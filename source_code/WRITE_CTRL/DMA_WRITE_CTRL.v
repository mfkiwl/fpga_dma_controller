==> flow/design.v <==
`timescale 1ns/1ps
module LITE_READ_CTRL (
           input clk,
           input rst,
           input start,
           output dma_idle,
           input [31: 0] m_axi_lite_rdata ,
           input m_axi_lite_arready ,
           input [1: 0] m_axi_lite_rresp ,
           input m_axi_lite_rvalid ,
           output reg [9: 0] m_axi_lite_araddr ,
           output reg m_axi_lite_arvalid ,
           output reg m_axi_lite_rready
       );
reg [31: 0] dma_state;
reg ready;
localparam IDLE = 7'b000_0001;
localparam READ_ADDR = 7'b000_0010;
localparam CLEAR_ADDR = 7'b000_0100;
localparam READ_DATA = 7'b000_1000;
localparam CLEAR_DATA = 7'b001_0000;
localparam WAIT = 7'b010_0000;
localparam END = 7'b100_0000;
localparam DMASR = 8'h04;
reg [6: 0] current_state;
reg [6: 0] next_state;
always @(posedge clk ) begin
    if (rst) begin
        current_state <= IDLE;
    end
    else begin
        current_state <= next_state;
    end
end
always @( * ) begin
    next_state = IDLE;
    case (current_state)
        IDLE: begin
            if (start) begin
                next_state = READ_ADDR;
            end
            else begin
                next_state = IDLE;
            end
        end
        READ_ADDR: begin
            if (m_axi_lite_arready == 1'b1) begin
                next_state = CLEAR_ADDR;
            end
            else begin
                next_state = READ_ADDR;
            end
        end
        CLEAR_ADDR: begin
            next_state = READ_DATA;
        end
        READ_DATA: begin
            if (m_axi_lite_rvalid) begin
                next_state = CLEAR_DATA;
            end
            else begin
                next_state = READ_DATA;
            end
        end
        CLEAR_DATA: begin
            next_state = WAIT;
        end
        WAIT: begin
            if (ready) begin
                if (dma_state[0: 0] == 1'b1 || dma_state[1: 0] == 2'b10) begin
                    next_state = END;
                end
                else begin
                    next_state = IDLE;
                end
            end
            else begin
                next_state = WAIT;
            end
        end
        END: begin
            next_state = IDLE;
        end
        default: begin
            next_state = IDLE;
        end
    endcase
end
always @(posedge clk ) begin
    if (rst) begin
        m_axi_lite_arvalid <= 1'b0;
        m_axi_lite_araddr <= 10'd0;
    end
    else if (current_state == READ_ADDR) begin
        m_axi_lite_araddr <= DMASR;
        m_axi_lite_arvalid <= 1'b1;
    end
    else begin
        m_axi_lite_arvalid <= 1'b0;
        m_axi_lite_araddr <= 10'd0;
    end
end
always @(posedge clk ) begin
    if (rst) begin
        m_axi_lite_rready <= 1'b0;
    end
    else if (current_state == READ_DATA) begin
        m_axi_lite_rready <= 1'b1;
    end
    else begin
        m_axi_lite_rready <= 1'b0;
    end
end
always @(posedge clk ) begin
    if (rst) begin
        dma_state <= 32'd0;
        ready <= 1'b0;
    end
    else if (current_state == IDLE) begin
        dma_state <= 32'd0;
        ready <= 1'b0;
    end
    else if (m_axi_lite_rready & m_axi_lite_rvalid) begin
        dma_state <= m_axi_lite_rdata;
        ready <= 1'b1;
    end
end
assign dma_idle = (current_state == WAIT && next_state == END) ? 1'b1 : 1'b0;
endmodule
`timescale 1ns / 1ps
module DMA_WRITE_CTRL(
    input           clk                 ,
    input           rst                 ,
    input   [63:0]  dest_addr           ,
    input   [31:0]  byte_num            ,
    input           start               ,  
    input           s2mm_introut        ,   
    input           m_axi_lite_awready  ,
    input           m_axi_lite_wready   ,
    input   [1 : 0] m_axi_lite_bresp    ,
    input           m_axi_lite_bvalid   ,
    input   [31:0]  m_axi_lite_rdata    ,
    input           m_axi_lite_arready  ,
    input   [1:0]   m_axi_lite_rresp    ,
    input           m_axi_lite_rvalid   ,
    output  [9:0]   m_axi_lite_awaddr   ,
    output  [31:0]  m_axi_lite_wdata    ,
    output          m_axi_lite_awvalid  ,      
    output          m_axi_lite_wvalid   ,              
    output          m_axi_lite_bready   ,             
    output  [9:0]   m_axi_lite_araddr   ,
    output          m_axi_lite_arvalid  ,
    output          m_axi_lite_rready
    );
    wire  dma_idle;
    reg [31:0] DA;
    reg [31:0] MSB;
    reg [31:0] len;
    reg        start_q;
    always @(posedge clk)begin 
        if(rst) begin 
            DA <= 32'd0;
        end else if(start == 1'b1)begin
            DA <= dest_addr[31:0];
        end else begin
            DA <= DA;
        end
    end
    always @(posedge clk ) begin
        if(rst)begin
            MSB <= 32'd0;
        end else if(start == 1'b1)begin
            MSB <= dest_addr[63:32];
        end else begin
            MSB <= MSB;
        end
    end
    always @(posedge clk ) begin
        if(rst)begin
            len <= 32'd0;
        end else if(start == 1'b1)begin
            len <= byte_num;
        end else begin
            len <= byte_num;
        end
    end
    always @(posedge clk ) begin
        if(rst)begin
            start_q <= 32'd0;
        end else if(start == 1'b1)begin
            start_q <= 1'b1;
        end else begin
            start_q <= 1'b0;
        end
    end
wire   lite_end;
wire  [31:0]  lite_wdata;
wire  [9:0]  lite_awaddr;
wire  lite_valid;
S2MM_CTRL  u_S2MM_CTRL (
    .clk                     ( clk            ),
    .rst                     ( rst            ),
    .start                   ( dma_idle       ),
    .DA_DATA                 ( DA             ),
    .MSB_DATA                ( MSB            ),
    .LENGTH_DATA             ( len            ),
    .s2mm_introut            ( s2mm_introut   ),
    .lite_end                ( lite_end       ),
    .lite_wdata              ( lite_wdata     ),
    .lite_awaddr             ( lite_awaddr    ),
    .lite_valid              ( lite_valid     )
);
LITE_WRITE__CTRL  u_LITE_WRITE__CTRL (
    .clk                     ( clk                  ),
    .rst                     ( rst                  ),
    .lite_wdata              ( lite_wdata           ),
    .lite_awaddr             ( lite_awaddr          ),
    .lite_valid              ( lite_valid           ),
    .m_axi_lite_awready      ( m_axi_lite_awready   ),
    .m_axi_lite_wready       ( m_axi_lite_wready    ),
    .m_axi_lite_bresp        ( m_axi_lite_bresp     ),
    .m_axi_lite_bvalid       ( m_axi_lite_bvalid    ),
    .lite_end                ( lite_end             ),
    .m_axi_lite_awaddr       ( m_axi_lite_awaddr    ),
    .m_axi_lite_wdata        ( m_axi_lite_wdata     ),
    .m_axi_lite_awvalid      ( m_axi_lite_awvalid   ),
    .m_axi_lite_wvalid       ( m_axi_lite_wvalid    ),
    .m_axi_lite_bready       ( m_axi_lite_bready    ) 
);
LITE_READ_CTRL  u_LITE_READ_CTRL (
    .clk                     ( clk                  ),
    .rst                     ( rst                  ),
    .m_axi_lite_rdata        ( m_axi_lite_rdata     ),
    .m_axi_lite_arready      ( m_axi_lite_arready   ),
    .m_axi_lite_rresp        ( m_axi_lite_rresp     ),
    .m_axi_lite_rvalid       ( m_axi_lite_rvalid    ),
    .start                   ( start_q              ),
    .m_axi_lite_araddr       ( m_axi_lite_araddr    ),
    .m_axi_lite_arvalid      ( m_axi_lite_arvalid   ),
    .m_axi_lite_rready       ( m_axi_lite_rready    ),
    .dma_idle                ( dma_idle             )
);
endmodule
`timescale 1ns / 1ps
module LITE_WRITE__CTRL (
    input           clk                 ,
    input           rst                 ,
    input   [31:0]  lite_wdata          ,
    input   [9:0]   lite_awaddr         ,
    input           lite_valid          ,  
    output  reg     lite_end            ,   
    input           m_axi_lite_awready  ,
    input           m_axi_lite_wready   ,
    input   [1:0]   m_axi_lite_bresp    ,
    input           m_axi_lite_bvalid   ,
    output  [9:0]   m_axi_lite_awaddr   ,
    output  [31:0]  m_axi_lite_wdata    ,
    output          m_axi_lite_awvalid  ,      
    output          m_axi_lite_wvalid   ,              
    output          m_axi_lite_bready               
);
assign m_axi_lite_awaddr = lite_awaddr;
assign m_axi_lite_wdata = lite_wdata;
localparam IDLE = 7'b000_0001;
localparam WRITE_ADDR = 7'b000_0010;
localparam CLEAR_ADDR = 7'b000_0100;
localparam WRITE_DATA = 7'b000_1000;
localparam CLEAR_DATA = 7'b001_0000;
localparam WAIT_RESP = 7'b010_0000;
localparam CLEAR_RESP = 7'b100_0000;
reg [6:0] current_state;
reg [6:0] next_state;
always @(posedge clk ) begin
    if(rst)begin
        current_state <= IDLE;
    end else begin
        current_state <= next_state;
    end
end
always @(*) begin
    next_state = IDLE;
    case (current_state)
        IDLE: begin
            if(lite_valid)begin
                next_state = WRITE_ADDR;
            end else begin
                next_state = IDLE;
            end
        end 
        WRITE_ADDR: begin
            if(m_axi_lite_awready & m_axi_lite_awvalid)begin
                next_state = CLEAR_ADDR;
            end else begin
                next_state = WRITE_ADDR;
            end
        end 
        CLEAR_ADDR: begin
            next_state = WRITE_DATA;
        end 
        WRITE_DATA: begin
            if(m_axi_lite_wready & m_axi_lite_wvalid)begin
                next_state = CLEAR_DATA;
            end else begin
                next_state = WRITE_DATA;
            end
        end 
        CLEAR_DATA: begin
            next_state = WAIT_RESP;
        end 
        WAIT_RESP: begin
            if(m_axi_lite_bvalid)begin
                next_state = CLEAR_RESP;
            end else begin
                next_state = WAIT_RESP;
            end
        end 
        CLEAR_RESP: begin
            next_state = IDLE;            
        end 
        default: begin
            next_state = IDLE;
        end
    endcase
end
wire  lite_end_q;
reg lite_end_qq;
assign m_axi_lite_awvalid = (current_state == WRITE_ADDR) ? 1'b1 : 1'b0;
assign m_axi_lite_wvalid = (current_state == WRITE_DATA) ? 1'b1 : 1'b0;
assign m_axi_lite_bready = (current_state == WAIT_RESP) ? 1'b1 : 1'b0;
assign lite_end_q = (current_state == CLEAR_RESP && next_state == IDLE) ? 1'b1:1'b0;
always @(posedge clk ) begin
    lite_end_qq <= lite_end_q;
    lite_end = lite_end_qq;
end
endmodule
`timescale 1ns / 1ps
module S2MM_CTRL(
    input               clk                 ,
    input               rst                 ,
    input               start               ,
    input   [31:0]      DA_DATA             ,
    input   [31:0]      MSB_DATA            ,
    input   [31:0]      LENGTH_DATA         ,
    input               s2mm_introut        , 
    output reg [31:0]   lite_wdata          ,
    output reg [9:0]    lite_awaddr         ,
    output reg          lite_valid          ,  
    input               lite_end    
    );
    localparam DMACR = 8'h30;
    localparam DMASR = 8'h34;
    localparam DA = 8'h48;
    localparam MSB = 8'h4C;
    localparam LENGTH = 8'h58;
    localparam DMACR_DATA = 32'b0000_0000_0000_0001_0001_0000_0000_0011;
    localparam DMASR_DATE = 32'b0000_0000_0000_0001_0001_0000_0000_0000;
    reg [5:0] current_state;
    reg [5:0] next_state;
    localparam IDLE         =   6'b00_0001;
    localparam WRITE_DMACR  =   6'b00_0010;
    localparam WRITE_DA     =   6'b00_0100;
    localparam WRITE_MSB    =   6'b00_1000;
    localparam WRITE_LENGTH =   6'b01_0000;
    localparam WRITE_DMASR  =   6'b10_0000;
    always @(posedge clk ) begin
        if(rst)begin
            current_state <= IDLE;
        end else begin
            current_state <= next_state;
        end
    end
    always @(*) begin
        next_state = IDLE;
        case (current_state)
            IDLE: begin
                if(start) begin
                    next_state = WRITE_DMACR;
                end else begin
                    next_state = IDLE;
                end
            end 
            WRITE_DMACR: begin
                if(lite_end)begin
                    next_state = WRITE_DA;
                end else begin
                    next_state = WRITE_DMACR;
                end
            end
            WRITE_DA: begin
                if(lite_end)begin
                    next_state = WRITE_MSB;
                end else begin
                    next_state = WRITE_DA;
                end
            end
            WRITE_MSB: begin
                if(lite_end)begin
                    next_state = WRITE_LENGTH;
                end else begin
                    next_state = WRITE_MSB;
                end
            end
            WRITE_LENGTH: begin
                if(s2mm_introut)begin
                    next_state = WRITE_DMASR;
                end else begin
                    next_state = WRITE_LENGTH;
                end
            end
            WRITE_DMASR: begin
                if(lite_end)begin
                    next_state = IDLE;
                end else begin
                    next_state = WRITE_DMASR;
                end
            end
            default: begin
                next_state = IDLE;
            end
        endcase
    end
always @(posedge clk ) begin
    if(rst)begin
        lite_wdata <= 32'd0;
        lite_awaddr <= 10'd0;
    end else begin
        case (current_state)
            IDLE: begin
               lite_awaddr <= 32'd0;
               lite_wdata <= 10'd0;
            end 
            WRITE_DMACR: begin
                lite_awaddr <= DMACR;
                lite_wdata <= DMACR_DATA;
            end
            WRITE_DA: begin
                lite_awaddr <= DA;
                lite_wdata <= DA_DATA;
            end
            WRITE_MSB: begin
                lite_awaddr <= MSB;
                lite_wdata <= MSB_DATA;
            end
            WRITE_LENGTH: begin
                lite_awaddr <= LENGTH;
                lite_wdata <= LENGTH_DATA;
            end
            WRITE_DMASR: begin
                lite_awaddr <= DMASR;
                lite_wdata <= DMASR_DATE;
            end
            default: begin
                lite_awaddr <= 32'd0;
                lite_wdata <= 10'd0;
            end 
        endcase
    end
end
reg lite_valid_q;
always @(posedge clk ) begin
    if(rst)begin
        lite_valid_q <= 1'b0;
    end else if(current_state != next_state && next_state != IDLE)begin
        lite_valid_q <= 1'b1;
    end else begin
        lite_valid_q <= 1'b0;
    end
end
always @(posedge clk ) begin
    if(rst)begin
        lite_valid <= 1'b0;
    end else begin
        lite_valid <= lite_valid_q;
    end
end
endmodule
# Tool chain data of DMA_WRITE_CTRL
# What the tools print for DMA_WRITE_CTRL, step after step.
# Line numbers count from 1 in the design file above.
# Library cell names are shortened.
# A cell with - has no value.
# design
design	DMA_WRITE_CTRL
clock_port	clk
cell_library	sky130hd
lib_corner	tt_025C_1v80

# After elaboration
# Counts by Yosys on the flattened word-level netlist (proc, flatten, opt, wreduce; memories kept). Register bits leave out memories and registers merged into their read ports (data or address); mux counts leave out enables and synchronous resets folded into registers. Print and check cells are left out. Cells with the same type and inputs are merged into one.
# bits
reg_bits	178
in_bits	141
out_inout_bits	57
elab_cells	80
# op_classes
eq_ne	24
mux	30
bitwise	3
reduce_and_logical	5
# ops
op	count
32-bit case mux with 5-bit select	1
7-bit case mux with 6-bit select	2
6-bit case mux with 6-bit select	1
7-bit case mux with 5-bit select	1
7-bit by 1-bit == test with 1-bit output (second input constant)	3
7-bit 2-to-1 mux	3
5-bit 2-to-1 mux	3
7-bit by 2-bit == test with 1-bit output (second input constant)	2
7-bit by 3-bit == test with 1-bit output (second input constant)	2
7-bit by 4-bit == test with 1-bit output (second input constant)	2
7-bit by 5-bit == test with 1-bit output (second input constant)	2
7-bit by 6-bit == test with 1-bit output (second input constant)	2
7-bit == test (second input constant)	2
6-bit 2-to-1 mux	2
3-bit 2-to-1 mux	4
1-bit 2-to-1 mux	9
6-bit by 1-bit == test with 1-bit output (second input constant)	1
6-bit by 1-bit inequality test with 1-bit output (second input constant)	1
6-bit by 2-bit == test with 1-bit output (second input constant)	1
6-bit by 3-bit == test with 1-bit output (second input constant)	1
6-bit by 4-bit == test with 1-bit output (second input constant)	1
6-bit by 5-bit == test with 1-bit output (second input constant)	1
6-bit inequality test	1
6-bit == test (second input constant)	1
2-bit 2-to-1 mux	3
4-bit 2-to-1 mux	1
1-bit bitwise AND	3
1-bit logical AND	3
# Not listed: further kinds 3, cells in them 3.

# Depth
# Longest topological path by Yosys (ltp), each cell counted once; first at word level (registers and memories cut), then after technology mapping (sequential cells cut; the memories' decode and read muxes count).
# logic_depth
depth_word	13
ABC_AREA	1
ltp_mapped	13
depth_no_buf	13

# Synthesis result
# The flow's flattened synthesis, as Yosys stat reports it; memories are mapped. The netlist is that of the ABC_AREA named above (0 if unset); the other value can give another one.
# types
type	count	type_area_um2
dfxtp_1	162	3243.11
nor2_1	188	705.677
nand2_1	150	563.04
inv_1	99	371.606
o21ai_0	72	360.346
nand3_1	34	170.163
buf_4	22	165.158
a21oi_1	19	95.091
clkbuf_1	21	78.826
buf_2	10	50.048
a31oi_1	5	31.28
nand4_1	3	18.768
nor2_2	3	18.768
o221ai_1	2	17.517
buf_1	3	11.261
nor2_4	1	11.261
nand3_2	1	10.01
nor3_1	2	10.01
# Not listed: further types 11, cells in them 12.
# mapped
cell_count	809
mapped_area_um2	6009.5
sequential_area_um2	3243.1
ffs	162
n_buf	56

# Path before layout
# OpenSTA on the mapped netlist: ideal clock, no wires. The path of least setup slack (recovery checks aside). Input and output delay are each 20% of the period. Register names are those of the netlist, which keeps one name where synthesis merged equal registers.
# synth_timing
kind	input port to flip-flop
start	input port start
end	register DA[10]
tclk_ns	1.84
in_delay_ns	0.368
setup_time_ns	0.064
t_first_pin_ns	0.368
t_arrival_ns	1.186
required_ns	1.776
slack_ns	0.589
path_delay_ns	0.882
driving_pins	6
path_buffers	3
period_less_setup_slack_ns	1.251
# "path_delay_ns" = arrival - input delay + setup time.
# "driving_pins": output pins that drive a net of the path, with the launching flip-flop's if there is one; two outputs of one cell count as two.
# "period_less_setup_slack_ns" = period - worst setup slack (recovery checks aside). The figure is calculated, with input and output delays left at 20% of the set period.
# At most two assigning lines are given for a register; there are more.
# synth_via
path_cell_list	buf_2 inv_1 buf_2 clkbuf_1 nor2_1 nor2_1
# synth_rtl
item	line_no	source
from (decl)	136	input           start               ,
to (assign)	162	DA <= 32'd0;
to (assign)	164	DA <= dest_addr[31:0];
to (decl)	156	reg [31:0] DA;
# No chain of elaborated cells between the ends is given.

# Worst path after layout
# Path of least setup slack in the final report of entry A (OpenROAD, finished layout, wires in). Where an end is a register, its clock arrival counts in the times.
# layout_timing
kind	flip-flop to output port
start	register (name not given)
end	output port m_axi_lite_awaddr[6]
tclk_ns	3.28
out_delay_ns	0.66
t_first_pin_ns	0.52
t_arrival_ns	1.50
required_ns	2.62
slack_ns	1.13
driving_pins	3
path_buffers	2
# layout_via
path_cell_list	dfxtp_1 buf_4 clkdlybuf4s50_1
# layout_rtl
item	line_no	source
to (decl)	146	output  [9:0]   m_axi_lite_awaddr   ,
# No chain of elaborated cells between the ends is given.

# Design DMA_WRITE_CTRL on sky130hd. What follows are 2 stored runs of the flow, each under its own settings; their order means nothing. The constraints put input and output delay at 20% of the set period each and load the outputs with 0.01 pF.
# "timing.achieved_period_ns": clock period set for the run, less the worst setup slack. It is reckoned from that one timing run; input and output delays stay at 20% of the period that was set.
# By "power_total_mw" is meant OpenSTA's value without simulated activity: inputs other than the clock are taken to toggle once in ten clock periods, and the tool carries that through the logic.
# A setting shown as -- is not set for that run.
# Results: -- = not shown.
item,entry A,entry B
period_ns,3.28,3.29
CORE_UTILIZATION,57,70
SETUP_SLACK_MARGIN,0.81,0.08
PLACE_DENSITY,0.74,--
TNS_END_PERCENT,65,15
ABC_AREA,1,--
GPL_TIMING_DRIVEN,0,0
GPL_ROUTABILITY_DRIVEN,1,1
CTS_CLUSTER_DIAMETER,168,44
CAP_MARGIN,25,20
CORE_MARGIN,2,4
SLEW_MARGIN,20,15
CELL_PAD_IN_SITES_DETAIL_PLACEMENT,--,2
timing.achieved_period_ns,2.154,--
power_total_mw,4.572,--
dieArea_um2,11380.6,--
ws_setup_ns,1.126,--
tns_setup_ns,0.000,--
post_synth_area_um2,6009.5,--
post_route_stdcell_area_um2,8358.0,--
# Entry B: stopped before the end: placement reported GPL-0301
